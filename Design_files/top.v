==> flow/design.v <==
module tx#(parameter clock_frequency = 100000000)(
	input clk,
	input reset,
	input [31:0]baud_rate,
	input [7:0] data_in,
	input input_valid,
	output reg data_out,
	output valid_out,
	output tx_done
	);
localparam wait1 = 3'd0,
		   send_start = 3'd1,
		   send_data = 3'd2,
		   send_stop = 3'd3,
		   wait2 = 3'd4;
reg [2:0]state;
reg [31:0] count;
reg [3:0]index;
reg [7:0]reg_data_in;
reg reg_valid_out;
reg reg_tx_done;
always @(posedge clk)
if(reset)
	begin
		reg_valid_out <= 1'b0;
		state <= wait1;
		count <= 0;
		index <= 0;
		reg_valid_out <= 0;
		reg_tx_done <= 1'b0;
	end
else begin
	case(state)
	wait1 : begin
				if(input_valid)
				begin
					reg_data_in <= data_in;
					reg_valid_out = 1'b1;
					state <= send_start;			
				end		
			end
	send_start : begin
					if(count < (clock_frequency/baud_rate) - 1)
					begin
						data_out <= 1'b0;
						count <= count + 1;
					end
					else begin
						count <= 0;
						state <= send_data;
					end
				 end
	send_data :  begin
	                if(index < 8)
	                data_out <= reg_data_in [index];
					if(count  < (clock_frequency/baud_rate) -1)
						count <= count + 1; 
					else begin
						count <= 0;
						if(index < 8)
						begin
						index <= index + 1;
						end
						else begin
							index <= 0;
							state <= send_stop;
						end
					end
				 end
	send_stop : begin
					data_out <= 1'b1;
					if(count < (clock_frequency/baud_rate) -1)
					count <= count + 1;
					else begin
						reg_tx_done <= 1;
						count <= 0;
						reg_valid_out <= 0;
						state <= wait2;
					end
				end
	wait2 : begin
				reg_tx_done <= 1'b0;
				state <= wait1;
			end
	default : state <= wait1;
	endcase	
end
assign valid_out = reg_valid_out;
assign tx_done = reg_tx_done;
endmodule
module rx #(parameter clock_frequency = 100000000 )(  
input clk,
input reset,
input data_in,
input [31:0] baud_rate,
output [7:0]data_out,
output finished
	);
localparam  start_bit = 2'b00 , 
			data_bits = 2'b01 , 
			stop_bit = 2'b10 , 
			wait_state =2'b11;
reg [1:0] state;
reg [7:0] reg_data_out;
reg reg_finished;
reg [31:0]count;
reg [3:0] index;
always @(posedge clk)
if(reset)
begin
	reg_finished <= 1'b0;
	state <= start_bit;
	count <= 0;
	index <= 0;
end
else 
begin
	case(state)
	start_bit : begin
					if(data_in == 1'b0 && count == ((clock_frequency/baud_rate)-1)/2 )		 
					begin
						count <= 0;
						state <= data_bits;
					end
					else begin
						count <= count + 1;
					end
				end
	data_bits : begin
					if(count == (clock_frequency/baud_rate)-1)
					begin
						count <=0;
						if(index < 8)
						begin
							reg_data_out[index] = data_in;
							index <= index + 1; 
						end
						else begin
							index <= 0;
							state <= stop_bit;
						end
					end
					else begin
						count <= count + 1;
					end
				end
	stop_bit : begin
				   if(data_in == 1'b1)
				   begin
				   	state <= wait_state;
				   	reg_finished <= 1'b1;
				   end
			   end
	wait_state : begin
					reg_finished <= 1'b0;
					state <= start_bit;
				 end
	default : state <= start_bit;
	endcase
end
assign data_out = reg_data_out;
assign finished = reg_finished;
endmodule
module top #(parameter clock_frequency = 100000000 )(
	input clk,
	input reset,
	input [31:0]baud_rate,
	input [7:0]data_in,
	input input_valid,
	output [7:0]data_out,
	output finished
	);
wire tx_data_out;
wire tx_done;
wire valid_out;
tx #(.clock_frequency(clock_frequency)) inst1  (
	.clk(clk), 
	.reset(reset),
	.baud_rate(baud_rate),
	.data_in(data_in),
	.data_out(tx_data_out), 
	.tx_done(tx_done),
	.input_valid(input_valid),
	.valid_out(valid_out)
);
rx #(.clock_frequency(clock_frequency)) inst2  (
	.clk(clk), 
	.reset(reset),
	.baud_rate(baud_rate),
	.data_in(tx_data_out),
	.data_out(data_out), 
	.finished(finished)
);
endmodule
# Step by step through the tools: top

Tool output for the design above, in the order of the flow.
Line numbers count from 1 in the design file above.
Operators: Yosys type, input widths -> output width; for muxes data width and select width s.
Library cell names are shortened.
The mark -- stands for no value.

Design top: top
Clock input: clk
Library: sky130hd
Library corner: tt_025C_1v80

# Word level

Source: Yosys, flattened and elaborated, memories not mapped. Widths are those after wreduce. Registers that Yosys merges into a memory's read port (data or address) are not register bits. Print and check cells do not count.

Flip-flop bits (word level): 95
Bits of input ports: 43
Output and inout bits: 9
Elaborated cells: 93

Add/sub/neg operators: 6
Divide/modulo/power cells: 1
Magnitude comparators: 3
Equality and inequality tests: 20
Shift operators: 3
Multiplexer cells: 26
Bitwise logic cells: 7
Reduce/logical cells: 17

Operators by type and width:

| operator               | count |
| $div 27x32->32 const A | 1 |
| $mux 32                | 4 |
| $add 32x1->32 const B  | 2 |
| $pmux 32 s2            | 1 |
| $sub 32x1->32 const B  | 1 |
| $eq 32x31->1           | 1 |
| $lt 32x32->1           | 1 |
| $eq 32x32->1           | 1 |
| $mux 8                 | 3 |
| $mux 3                 | 5 |
| $ne 2x2->1 const B     | 7 |
| $pmux 3 s4             | 1 |
| $ne 2x1->1 const B     | 5 |
| $reduce_and 5->1       | 2 |
| $shift 1x5->8          | 1 |
| $shift 1x5->8 const A  | 1 |
| $add 4x1->4 const B    | 2 |
| $lt 4x4->1 const B     | 2 |
| $reduce_and 4->1       | 2 |
| $shiftx 8x4->1         | 1 |
| $and 8x8->8            | 1 |
| $or 8x8->8             | 1 |
| $not 8->8              | 1 |
| $pmux 2 s4             | 1 |
| $mux 4                 | 2 |
| $mux 2                 | 4 |
| $reduce_and 2->1       | 3 |
| $eq 3x2->1 const B     | 2 |

Not listed: further kinds 16, cells in them 24.

# Depth

Depth = most cells in a row (Yosys ltp): at word level without a register or memory, in the mapped netlist without a sequential cell, where the memories' decode and read muxes count.

Depth in word-level cells: 8
ABC_AREA: 0
Depth in mapped cells: 372
Gate-level depth less buffers: 339

# Mapped cells and area

Source: synth_stat.txt of the flow (Yosys; design flattened, memories mapped). It holds for the ABC_AREA given above (unset counts as 0); a run with the other value may have another netlist.
Totals and module areas in this step are rounded.

Mapped cells: 5630
Mapped area: 38400 um^2
Area of sequential cells: 2150 um^2
Mapped flip-flops: 99
Buffers: 198

Cells by type:

| cell type | count | area in all (um^2) |
| ha_1      | 534   | 6.68E+03 |
| a21oi_1   | 484   | 2.42E+03 |
| xnor2_1   | 275   | 2408.56 |
| nand2_1   | 594   | 2.23E+03 |
| nor2_1    | 580   | 2.18E+03 |
| o21ai_0   | 346   | 1.73E+03 |
| dfxtp_1   | 82    | 1.64E+03 |
| xor2_1    | 177   | 1.55E+03 |
| a21o_1    | 186   | 1.4E+03 |
| o21a_1    | 154   | 1.16E+03 |
| mux2_2    | 92    | 1.04E+03 |
| nand3_1   | 190   | 950.912 |
| inv_1     | 231   | 867.082 |
| nor3_1    | 165   | 825.792 |
| clkbuf_1  | 155   | 581.808 |
| a31oi_1   | 89    | 556.784 |
| edfxtp_1  | 17    | 510.49 |
| mux2i_1   | 50    | 500.48 |

Not listed: further types 81, cells in them 1229.
By module: a second synthesis without flattening, with its own total; a netlist apart from the flattened one above.

Cells (unflattened synthesis): 10668
Area (unflattened synthesis): 72200 um^2

Rows give one instance, submodules left out.

Modules:

| module                          | times used | cells | area (um^2) |
| rx #(clock_frequency=100000000) | 1          | 5339  | 36200 |
| tx #(clock_frequency=100000000) | 1          | 5329  | 36000 |
| top                             | 1          | 0     | 0.0 |

# Worst setup path after synthesis

OpenSTA on the mapped netlist: ideal clock, no wires. The path of least setup slack (recovery checks aside). Input and output delay are each 20% of the period. Register names are those of the netlist, which keeps one name where synthesis merged equal registers.

Path kind: input to register
Start point: input port baud_rate[29]
End point: register inst1.index[1]
Period: 86200 ps
Library setup time: 71 ps
Time at the first pin: 17240 ps
Data arrival time: 91160 ps
Setup slack: -5030 ps
Path delay: 73991 ps
Stages on the path: 323
Buffers on the path: 57
Synthesis period reached: 91230 ps

"path delay" is the arrival time less input delay plus setup time.
"stages on the path" counts driving pins, that of a launching flip-flop among them; a cell with two outputs on the path counts twice.
"synthesis period reached" = period - worst setup slack (recovery checks aside). The figure is calculated, with input and output delays left at 20% of the set period.
Between the ends stands the longest chain of elaborated cells between them, by number of cells; it is not shown to be the way that was timed. Of several equally long chains one is given.
A line is the first line of the expression or statement that the cell stems from. Yosys adds cells for indexed reads and writes and turns some case tables into memories.
A register here has more assigning lines than the two given.

Cell sequence: nor4_1 and4b_1 nand4_1 clkbuf_1 nor4_1 and2_1 ha_1 a21oi_1 nand2b_1 a21oi_1 o21ai_0 nor2_1 ha_1 a21o_1 a21oi_1 nor2_1 nand2_1 nor2_1 (+287 left out) o21ai_1 or4_1 buf_2 or3_1 buf_2 or3_1 xnor2_1 inv_1 ha_1 nand4_1 nor4_1 a21oi_1 o311a_1 o21ai_0 o21ai_1 nand2b_1 or3b_2 a21oi_1
Length of the longest elaborated chain: 5
Elaborated cells between the ends (all ways): 5
Classes of those cells: 1 x add/sub; 1 x div; 1 x compare; 1 x logic; 1 x reduce/logical

RTL lines, path after synthesis:

| what             | RTL line | RTL |
| start, declared  | 167      | `input [31:0]baud_rate,` |
| $div 27x32->32   | 56       | `if(count < (clock_frequency/baud_rate) -1)` |
| $sub 32x1->32    | 56       |  |
| $lt 32x32->1     | 56       |  |
| $not 1->1        | --       |  |
| $reduce_and 2->1 | --       |  |
| end, assigned    | 62       | `index <= index + 1;` |
| end, assigned    | 65       | `index <= 0;` |
| end, declared    | 18       | `reg [3:0]index;` |

# Timing after layout

Path of least setup slack in the final report of record 1 (OpenROAD, finished layout, wires in). Where an end is a register, its clock arrival counts in the times.
The path's times are printed in steps of 10 ps; the period is the one set.

Path kind: input to register
Start point: input port baud_rate[12]
End point: register inst2.count[31]
Period: 74700 ps
Library setup time: 110 ps
Time at the first pin: 14940 ps
Data arrival time: 78510 ps
Setup slack: -3550 ps
Stages on the path: 327
Buffers on the path: 44

Between the ends stands the longest chain of elaborated cells between them, by number of cells; it is not shown to be the way that was timed. Of several equally long chains one is given.
A register here has more assigning lines than the two given.

Cell sequence: clkdlybuf4s50_1 or3_4 nor4_4 buf_4 nand4_1 or4_4 nor2_2 ha_2 o21bai_2 a21oi_4 nand2b_1 a21oi_2 o21ai_2 nor2_2 ha_1 a21o_1 a21oi_4 mux2i_2 (+291 left out) o21ai_1 nand2_2 ha_4 buf_4 xor2_1 o2111ai_1 a31oi_1 nor3b_1 nand4_1 or4b_2 nor4_2 buf_4 and4_4 buf_12 a211oi_4 buf_4 and3_1 a221o_1
Length of the longest elaborated chain: 6
Elaborated cells between the ends (all ways): 8
Classes of those cells: 1 x add/sub; 1 x div; 2 x eq/ne; 3 x mux; 1 x reduce/logical

RTL lines, path after layout:

| what              | RTL line | RTL |
| start, declared   | 167      | `input [31:0]baud_rate,` |
| $div 27x32->32    | 120      | `if(data_in == 1'b0 && count == ((clock_frequency/baud_rate)-1)/2 )` |
| $sub 32x1->32     | 120      |  |
| $eq 32x31->1      | 120      |  |
| $logic_and 1x1->1 | 120      |  |
| $mux 32           | 120      |  |
| $pmux 32 s2       | 118      | `case(state)` |
| end, assigned     | 126      | `count <= count + 1;` |
| end, assigned     | 144      | `count <= count + 1;` |
| end, declared     | 106      | `reg [31:0]count;` |

Add stored flow runs of top

Settings and measured results of 2 stored flow runs for module top (sky130hd), not sorted in any way. The constraints put input and output delay at 20% of the set period each and load the outputs with 0.01 pF.
"reached clock period" means the clock period less the worst setup slack. The figure is calculated, with input and output delays left at 20% of the set period.
"time used up by the worst setup path": the worst setup path's part of the clock period (all of it between registers, 20% less for each end at a port) less its slack. A launch clock that arrives late makes it longer, a capture clock that arrives late makes it shorter.
"power consumption" rests on the timing tool's default activity at the inputs, not on a simulated workload.
"time used up by the worst setup path" is known to 10 ps.
The results are shown rounded.

## Record 1

==> flow/run.sh <==
#!/bin/bash
# the make line also repeats the synthesis and layout settings of config.mk as NAME=value (left out here)
make -C /OpenROAD-flow-scripts/flow DESIGN_CONFIG=/design/flow/config.mk WORK_HOME=/design/flow/orfs CLKGATE_MAP_FILE= finish
==> flow/config.mk <==
export PLATFORM = sky130hd
export DESIGN_NAME = top
export DESIGN_NICKNAME = top
export VERILOG_FILES = /design/flow/design.v
export SDC_FILE = /design/flow/constraint.sdc
export NUM_CORES = 4
export LEC_CHECK = 0
export ABC_AREA = 0
export CAP_MARGIN = 10
export CORE_ASPECT_RATIO = 0.64
export CORE_MARGIN = 2
export CORE_UTILIZATION = 46
export CTS_CLUSTER_DIAMETER = 148
export CTS_CLUSTER_SIZE = 86
export GPL_ROUTABILITY_DRIVEN = 0
export GPL_TIMING_DRIVEN = 1
export MAX_ROUTING_LAYER = met5
export PLACE_DENSITY_LB_ADDON = 0.01
export SETUP_SLACK_MARGIN = -2.0
export SLEW_MARGIN = 20
==> flow/constraint.sdc <==
create_clock -name core_clock -period 74.7 [get_ports {clk}]
set_input_delay 14.9400 -clock core_clock [delete_from_list [all_inputs] [get_ports {clk}]]
set_output_delay 14.9400 -clock core_clock [all_outputs]
set_load 0.01 [all_outputs]

| result of record 1 | value |
|---|---|
| standard-cell area of the final layout | 61400 um^2 |
| setup slack of the worst path | -3550 ps |
| overall die area | 85800 um^2 |
| synthesized cell area | 38400 um^2 |
| worst hold slack in the final report | 443 ps |
| reached clock period | 78246 ps |
| sum of negative setup slack | -293000 ps |
| time used up by the worst setup path | 63310 ps |
| kind of the worst setup path | input to register |
| utilization of the finished layout | 74.5% |
| power consumption | 0.317 mW |

## Record 2

==> flow/run.sh <==
#!/bin/bash
# the make line also repeats the synthesis and layout settings of config.mk as NAME=value (left out here)
make -C /OpenROAD-flow-scripts/flow DESIGN_CONFIG=/design/flow/config.mk WORK_HOME=/design/flow/orfs CLKGATE_MAP_FILE= finish
==> flow/config.mk <==
export PLATFORM = sky130hd
export DESIGN_NAME = top
export DESIGN_NICKNAME = top
export VERILOG_FILES = /design/flow/design.v
export SDC_FILE = /design/flow/constraint.sdc
export NUM_CORES = 4
export LEC_CHECK = 0
export CAP_MARGIN = 20
export CORE_MARGIN = 2
export CORE_UTILIZATION = 40
export SLEW_MARGIN = 20
==> flow/constraint.sdc <==
create_clock -name core_clock -period 68.9 [get_ports {clk}]
set_input_delay 13.7800 -clock core_clock [delete_from_list [all_inputs] [get_ports {clk}]]
set_output_delay 13.7800 -clock core_clock [all_outputs]
set_load 0.01 [all_outputs]

| result of record 2 | value |
|---|---|
| standard-cell area of the final layout | 65500 um^2 |
| setup slack of the worst path | -6310 ps |
| overall die area | 98400 um^2 |
| synthesized cell area | 38400 um^2 |
| worst hold slack in the final report | 439 ps |
| reached clock period | 75207 ps |
| sum of negative setup slack | -543000 ps |
| time used up by the worst setup path | 61430 ps |
| kind of the worst setup path | input to register |
| utilization of the finished layout | 68.9% |
| power consumption | 0.357 mW |
